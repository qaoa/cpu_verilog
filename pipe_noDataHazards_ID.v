==> flow/design.v <==
`timescale 1ns / 1ps
module cla32(a,b,ci,s
    );
	 input [31:0] a,b;
	 input ci;
	 output [31:0] s;
	 assign s = a + b + ci;
endmodule
`timescale 1ns / 1ps
module mux2x32(a0,a1,s,y
    );
	 input [31:0] a0,a1;
	 input s;
	 output [31:0] y;
	 assign y = s?a1:a0;
endmodule
`timescale 1ns / 1ps
module mux2x5(a0,a1,s,y
    );
	 input [4:0] a0,a1;
	 input s;
	 output [4:0] y;
	 assign y= s?a1:a0;
endmodule
`timescale 1ns / 1ps
module pipe_cu(IDrs,IDrt,IDop,EXwreg,MEMwreg,MEMm2reg,EXwn,MEMwn,EXm2reg, MEMjumpType,MEMzero,
					IDsst,IDsext,IDshift,IDwreg,IDm2reg,IDwmem,IDaluc,IDselectAlua,IDselectAlub,is_store_hazards,IFwip,IDwir,IFwillJump,IDjumpType
    );
	 input [4:0] IDrs,IDrt;
	 input [4:0] EXwn,MEMwn;
	 input [11:0] IDop;
	 input EXwreg,MEMwreg,EXm2reg;
	 input MEMm2reg;
	 output IDsst,IDsext,IDshift,IDwreg,IDm2reg,IDwmem;
	 output IFwip,IDwir;
	 output [3:0] IDaluc;
	 output [1:0] IDselectAlua,IDselectAlub;
	 output [1:0] is_store_hazards;
	 input [1:0] MEMjumpType;
	 input MEMzero;
	 output IFwillJump;
	 output [1:0] IDjumpType;
	 wire z;
	 wire wreg,m2reg,wmem,shift,aluimm,sst,sext;
	 wire [1:0] pcsource;
	 wire [3:0] aluc;
	 sccu cu_core(IDop,z,wreg,sst,m2reg,shift,aluimm,sext,aluc,wmem,pcsource);
	 wire EXE_is_load = EXm2reg;
	 wire ID_alua_need_reg = ~shift;
	 wire ID_alub_need_reg = ~aluimm;
	 wire EXE_A_DEPEN = (IDrs == EXwn)&(EXE_is_load)&(ID_alua_need_reg);
	 wire EXE_B_DEPEN = (IDrt == EXwn)&(EXE_is_load)&(ID_alub_need_reg);
	 wire LoadDepend = EXE_A_DEPEN | EXE_B_DEPEN;
	 wire MEM_is_load = MEMm2reg;
	 wire ID_is_store = wmem;
	 wire EX_is_store_hazards = ID_is_store&(IDrt == EXwn)&EXwreg;
	 wire MEM_is_store_hazards = ID_is_store&(IDrt == MEMwn)&MEMwreg;
	 assign IDselectAlua[1] = ((~MEM_is_load)&(
									  ((ID_alua_need_reg)&(~EXwreg)&MEMwreg&(IDrs==MEMwn)) | 
									  ((ID_alua_need_reg)&(EXwreg)&(~MEMwreg)&(IDrs==EXwn)) |
									  ((ID_alua_need_reg)&(EXwreg)&(MEMwreg)&(~(IDrs==EXwn))&(IDrs==MEMwn))|
									  ((ID_alua_need_reg)&(EXwreg)&(MEMwreg)&(IDrs==EXwn)&(~(IDrs==MEMwn)))|
									  ((ID_alua_need_reg)&(EXwreg)&(MEMwreg)&(IDrs==EXwn)&(IDrs==MEMwn))
									  ))|(
									  (MEM_is_load)&(ID_alua_need_reg)&(MEMwreg)&(IDrs == MEMwn)
									  );
	 assign IDselectAlua[0] = ((~MEM_is_load)&(
									  (~ID_alua_need_reg)|
									  ((ID_alua_need_reg)&(~EXwreg)&(MEMwreg)&(IDrs==MEMwn))|
									  ((ID_alua_need_reg)&(EXwreg)&(MEMwreg)&(~(IDrs==EXwn))&(IDrs==MEMwn))
									  ))|(
									  (MEM_is_load) &(
									  (~ID_alua_need_reg) | (ID_alua_need_reg & MEMwreg & (IDrs == MEMwn))
									  ));
	 assign IDselectAlub[1] = ((~MEM_is_load)&(
									  ((ID_alub_need_reg)&(~EXwreg)&MEMwreg&(IDrt==MEMwn)) | 
									  ((ID_alub_need_reg)&(EXwreg)&(~MEMwreg)&(IDrt==EXwn)) |
									  ((ID_alub_need_reg)&(EXwreg)&(MEMwreg)&(~(IDrt==EXwn))&(IDrt==MEMwn))|
									  ((ID_alub_need_reg)&(EXwreg)&(MEMwreg)&(IDrt==EXwn)&(~(IDrt==MEMwn)))|
									  ((ID_alub_need_reg)&(EXwreg)&(MEMwreg)&(IDrt==EXwn)&(IDrt==MEMwn))
									  ))|(
									  (MEM_is_load)&(ID_alub_need_reg)&(MEMwreg)&(IDrt==MEMwn)
									  );
	assign IDselectAlub[0] =  ((~MEM_is_load)&(
									  (~ID_alub_need_reg)|
									  ((ID_alub_need_reg)&(~EXwreg)&(MEMwreg)&(IDrt==MEMwn))|
									  ((ID_alub_need_reg)&(EXwreg)&(MEMwreg)&(~(IDrt==EXwn))&(IDrt==MEMwn))
									  ))|(
									  (MEM_is_load) & (
									  (~ID_alub_need_reg) | (ID_alub_need_reg & MEMwreg & (IDrt == MEMwn))
									  ));
	assign IDwreg = wreg&(~LoadDepend);
	assign IDwmem = wmem&(~LoadDepend);
	assign IDsst = sst;
	assign IDsext = sext;
	assign IDshift = shift;
	assign IDm2reg = m2reg;
	assign IDaluc = aluc;
	assign IFwip = (~LoadDepend);
	assign IDwir = (~LoadDepend);
	assign IFwillJump = ((~MEMjumpType[1])&MEMjumpType[0]&(~MEMzero))|
							  (MEMjumpType[1]&(~MEMjumpType[0])&MEMzero) |
							  (MEMjumpType[1]&MEMjumpType[0]);
	wire i_beq = (IDop[11:6] == 6'b001111)?1:0; 
	wire i_bne = (IDop[11:6] == 6'b010000)?1:0; 
	wire i_jump = (IDop[11:6] == 6'b010010)?1:0; 
	assign IDjumpType[1] = i_jump | i_beq;
	assign IDjumpType[0] = i_jump | i_bne;
	assign is_store_hazards[1] = (~EX_is_store_hazards) & MEM_is_store_hazards;
	assign is_store_hazards[0] = EX_is_store_hazards;
endmodule
`timescale 1ns / 1ps
module pipe_inst_reg(newInst,clk,clrn,wir,p4,
							oldInst,IDp4
    );
	 input [31:0] newInst;
	 input [31:0] p4;
	 input clk,clrn;
	 input wir;
	 output [31:0] oldInst;
	 output [31:0] IDp4;
	  reg [31:0] oldInst;
	  reg [31:0] IDp4;
	  always @(negedge clrn or posedge clk)
			if(clrn == 0)
				begin
					oldInst <= 0;
					IDp4 <= 0;
				end
			else
				begin
					if(wir)
						begin
						oldInst <= newInst;
						IDp4 <= p4;
						end
				end
		initial
			begin
				oldInst = 0;
				IDp4 = 0;
			end
endmodule
`timescale 1ns / 1ps
module pipe_noDataHazards_ID(clk,clrn,IFinst,EXwn,MEMwn,WBwn,EXm2reg,EXwreg,MEMwreg,MEMm2reg,WBwreg,WBdata,MEMjumpType,MEMzero,IFp4,
									  IFwip,IDwreg,IDm2reg,IDwmem,IDaluc,IDselectAlua,IDselectAlub,IDisStoreHazards,IDwn,IDqa,IDqb,IDsaOrImme,IDwillJump,IDjumpType,IDjumpPc
    );
	 input clk,clrn;
	 input [31:0] IFinst;
	 input [4:0] EXwn,MEMwn,WBwn;
	 input EXm2reg,EXwreg,MEMwreg,WBwreg;
	 input [31:0] WBdata;
	 input MEMm2reg;
	 input [1:0] MEMjumpType;
	 input MEMzero;
	 input [31:0] IFp4;
	 output IFwip,IDwreg,IDm2reg,IDwmem;
	 output [1:0] IDisStoreHazards;
	 output [3:0] IDaluc;
	 output [1:0] IDselectAlua,IDselectAlub;
	 output [4:0] IDwn;
	 output [31:0] IDqa,IDqb,IDsaOrImme;
	 output IDwillJump;
	 output [1:0]IDjumpType;
	 output [31:0] IDjumpPc;
	wire [31:0] inst;
	wire IDwir;
	wire [31:0] IDp4;
	pipe_inst_reg inst_reg(IFinst,clk,clrn,IDwir,IFp4,
									inst,IDp4);
	wire [4:0] rs,rt,rd;
	wire [4:0] short_sa;
	wire [11:0] op;
	wire [15:0] imme;
	assign rs = inst[9:5];
	assign rt = inst[4:0];
	assign rd = inst[14:10];
	assign op = inst[31:20];
	assign short_sa = inst[19:15];
	assign imme = inst[25:10];
	wire sst,shift,sext;
	pipe_cu cu(rs,rt,op,EXwreg,MEMwreg,MEMm2reg,EXwn,MEMwn,EXm2reg,MEMjumpType,MEMzero,
					sst,sext,shift,IDwreg,IDm2reg,IDwmem,IDaluc,IDselectAlua,IDselectAlub,IDisStoreHazards,IFwip,IDwir,IDwillJump,IDjumpType);
	mux2x5 select_wn(rt,rd,sst,IDwn);
	pipe_regfile rf(rs,rt,WBdata,WBwn,WBwreg,clk,clrn,IDqa,IDqb);
	wire e = sext & imme[15];
	wire [15:0] imm = {16{e}};
	wire [31:0] imme_extend = {imm,imme};
	wire [31:0] sa_extend = {27'b0,short_sa};
	mux2x32 select_IDsaOrImme(imme_extend,sa_extend,shift,IDsaOrImme);
	wire [31:0] offset = {imme_extend[29:0],2'b00};
	wire [31:0] address = {IDp4[31:28],inst[25:0],2'b00};
	wire [31:0] bneOrBeqJumpPc;
	cla32 jumpAdder(IDp4,offset,1'b0,bneOrBeqJumpPc);
	mux2x32 select_pc(bneOrBeqJumpPc,address,IDjumpType[1] & IDjumpType[0],IDjumpPc);
endmodule
`timescale 1ns / 1ps
module pipe_regfile(rna,rnb,d,wn,we,clk,clrn,qa,qb
    );
	 input [4:0] rna,rnb,wn;
	 input [31:0] d;
	 input we,clk,clrn;
	 output [31:0] qa,qb;
	 reg [31:0] register [1:31];
	 assign qa=(rna==0)?0:register[rna];
	 assign qb=(rnb==0)?0:register[rnb];
	 integer i;
	 always @(negedge clk or negedge clrn)
			if(clrn==0)
			begin
			for(i=1;i<32;i=i+1)
				register[i]<=0;
			end
			else if((wn!=0)&&we)
				register[wn]<=d;
		initial 
			begin
				for(i=1;i<32;i=i+1)
				register[i]<=0;
			end
endmodule
`timescale 1ns / 1ps
module sccu(
	input[11:0] op,input z,
	output wreg,output sst,output m2reg,
	output shlft,output aluimm,output sext,
	output[3:0] aluc,output wmem,output[1:0] pcsource
    );
wire i_add = (op == 12'b000000000001)?1:0;
wire i_and = (op == 12'b000001000001)?1:0;
wire i_or = (op == 12'b000001000010)?1:0;
wire i_xor = (op == 12'b000001000100)?1:0;
wire i_sra = (op == 12'b000010000001)?1:0;
wire i_srl = (op == 12'b000010000010)?1:0;
wire i_sll = (op == 12'b000010000011)?1:0;
wire i_addi = (op[11:6] == 6'b000101)?1:0;
wire i_andi = (op[11:6] == 6'b001001)?1:0; 
wire i_ori = (op[11:6] == 6'b001010)?1:0; 
wire i_xori = (op[11:6] == 6'b001100)?1:0; 
wire i_load = (op[11:6] == 6'b001101)?1:0; 
wire i_store = (op[11:6] == 6'b001110)?1:0; 
wire i_beq = (op[11:6] == 6'b001111)?1:0; 
wire i_bne = (op[11:6] == 6'b010000)?1:0; 
wire i_jump = (op[11:6] == 6'b010010)?1:0; 
assign wreg = i_add|i_and|i_or|i_xor|i_sra|i_srl|i_sll|i_addi|i_andi|i_ori|i_xori|i_load;
assign sst = i_add|i_and|i_or|i_xor|i_sra|i_srl|i_sll;
assign m2reg = i_load;
assign shlft = i_sra|i_srl|i_sll;
assign aluimm = i_addi|i_andi|i_ori|i_xori|i_load|i_store;
assign sext = i_addi|i_load|i_store|i_beq|i_bne;
assign wmem = i_store;
assign pcsource[1] = i_jump;
assign pcsource[0] = i_jump|(i_beq&z)|(i_bne&~z);
assign aluc[3] = i_andi|i_ori|i_xori|i_load|i_store|i_beq|i_bne|i_jump;
assign aluc[2] = i_sra|i_srl|i_sll|i_addi|i_store|i_beq|i_bne|i_jump;
assign aluc[1] = i_or|i_xor|i_sll|i_addi|i_xori|i_load|i_bne|i_jump;
assign aluc[0] = i_and|i_xor|i_srl|i_addi|i_ori|i_load|i_beq|i_jump;
endmodule
From RTL to reports: pipe_noDataHazards_ID --
What the tools print for pipe_noDataHazards_ID, step after step. Line numbers count from 1 in the design file above. Operators: Yosys type, input widths -> output width; for muxes data width and select width s. Library cell names are shortened. Not given: --
Inputs: top module pipe_noDataHazards_ID, clock clk, library sky130hd, library corner tt_025C_1v80

After elaboration --
Counts by Yosys on the flattened word-level netlist (proc, flatten, opt, wreduce). Print and check cells are left out. Cells with the same type and inputs are merged into one.
Bit counts: flip-flop bits (word level) 1056, output and inout bits 150, word-level cells 348
Operators by class: add/sub/neg operators 1, equality and inequality tests 113, muxes and demuxes 23, bitwise gates (word level) 143, reduce/logical cells 35
Operator list (count):
- $pmux 32 s31 | 2
- $eq 5x5->1 const B | 48
- $mux 32 | 4
- $eq 5x4->1 const B | 24
- $or 1x1->1 | 71
- $reduce_and 2->1 | 31
- $eq 5x3->1 const B | 12
- $and 1x1->1 | 58
- $eq 12x7->1 const B | 3
- $eq 12x8->1 const B | 3
- $eq 6x4->1 const B | 6
- $add 32x32->32 | 1
- $eq 5x2->1 const B | 6
- $eq 5x5->1 | 4
- $mux 1 | 16
- $eq 5x1->1 const B | 3
- $not 1->1 | 14
- $eq 12x1->1 const B | 1
- $eq 6x5->1 const B | 2
- $logic_not 5->1 | 2
- $eq 6x3->1 const B | 1
- $reduce_bool 5->1 | 1
- $mux 5 | 1
- $logic_and 1x1->1 | 1

Depth --
Depth = most cells in a row (Yosys ltp): at word level without a register or memory, in the mapped netlist without a sequential cell, where the memories' decode and read muxes count.
Logic depth: depth after elaboration 17, ABC_AREA 0, depth in mapped cells 17

Synthesis result --
Yosys stat after the flow's synthesis: flattened, memories mapped to cells. It holds for the ABC_AREA given above (unset counts as 0); a run with the other value may have another netlist. Totals and module areas in this step are rounded.
Synthesis totals: standard cells after synthesis 4483, cell area after synthesis 53600 um^2, area of sequential cells 26400 um^2, flip-flop cells 1056
Cell types:
- dfrtn_1 | count 992, area in all 2.48E+04 um^2
- mux2_2 | count 1061, area in all 1.19E+04 um^2
- a22oi_1 | count 357, area in all 2680.07 um^2
- a221oi_1 | count 240, area in all 2.1E+03 um^2
- a22o_1 | count 240, area in all 2.1E+03 um^2
- dfrtp_1 | count 64, area in all 1.6E+03 um^2
- clkbuf_1 | count 267, area in all 1E+03 um^2
- a21oi_1 | count 175, area in all 875.84 um^2
- nand4_1 | count 131, area in all 819.536 um^2
- buf_2 | count 120, area in all 600.576 um^2
- a222oi_1 | count 59, area in all 590.566 um^2
- nor2_1 | count 150, area in all 563.04 um^2
- nand3_1 | count 96, area in all 480.461 um^2
- nand2_1 | count 98, area in all 367.853 um^2
- ha_1 | count 29, area in all 362.848 um^2
- nor3_1 | count 69, area in all 345.331 um^2
- xor2_1 | count 26, area in all 227.718 um^2
- xnor2_1 | count 23, area in all 201.443 um^2
Other cell types: 56; their cells: 286. By module: a second synthesis without flattening, with its own total; a netlist apart from the flattened one above.
Second synthesis, totals: cell total of the unflattened synthesis 5614, area (unflattened synthesis) 59800 um^2
Each row is one instance without its submodules.
Modules:
- pipe_regfile | times used 1, cells 4998, area 53100 um^2
- pipe_inst_reg | times used 1, cells 135, area 2680 um^2
- cla32 | times used 1, cells 280, area 2000 um^2
- mux2x32 | times used 2, cells 36, area 544 um^2
- sccu | times used 1, cells 63, area 440 um^2
- pipe_cu | times used 1, cells 58, area 432 um^2
- mux2x5 | times used 1, cells 5, area 56.3 um^2
- pipe_noDataHazards_ID | times used 1, cells 3, area 16.3 um^2

Memo
Re: implementation data of pipe_noDataHazards_ID

Record of 2 stored runs of the RTL-to-layout flow on pipe_noDataHazards_ID, platform sky130hd. The runs are unordered. Constraints: input delay and output delay 20% of the set period each, output load 0.01 pF.
By "power" is meant OpenSTA's value without simulated activity: inputs other than the clock are taken to toggle once in ten clock periods, and the tool carries that through the logic.
The results are shown rounded.
[run 1] settings: period_ns=4.44, CORE_UTILIZATION=54, SETUP_SLACK_MARGIN=1.23, PLACE_DENSITY_LB_ADDON=0.1, CELL_PAD_IN_SITES_DETAIL_PLACEMENT=1, ABC_AREA=0, GPL_ROUTABILITY_DRIVEN=0, CTS_CLUSTER_DIAMETER=269, CAP_MARGIN=30, SLEW_MARGIN=35, MAX_ROUTING_LAYER=met4, CORE_MARGIN=2
[run 1] result: did not finish, routing stopped with GRT-0116
[run 2] settings: period_ns=4.74, CORE_UTILIZATION=48, PLACE_DENSITY=0.75, CORE_MARGIN=6, CELL_PAD_IN_SITES_GLOBAL_PLACEMENT=1, TNS_END_PERCENT=50, CTS_CLUSTER_SIZE=35, CTS_CLUSTER_DIAMETER=179, CAP_MARGIN=20, SLEW_MARGIN=20
[run 2] result: chip area after synthesis (Yosys) 53600 um^2, die area 120000 um^2, utilization 62.2%, worst setup slack after layout -989 ps, total negative slack -44500 ps, power 23000 µW
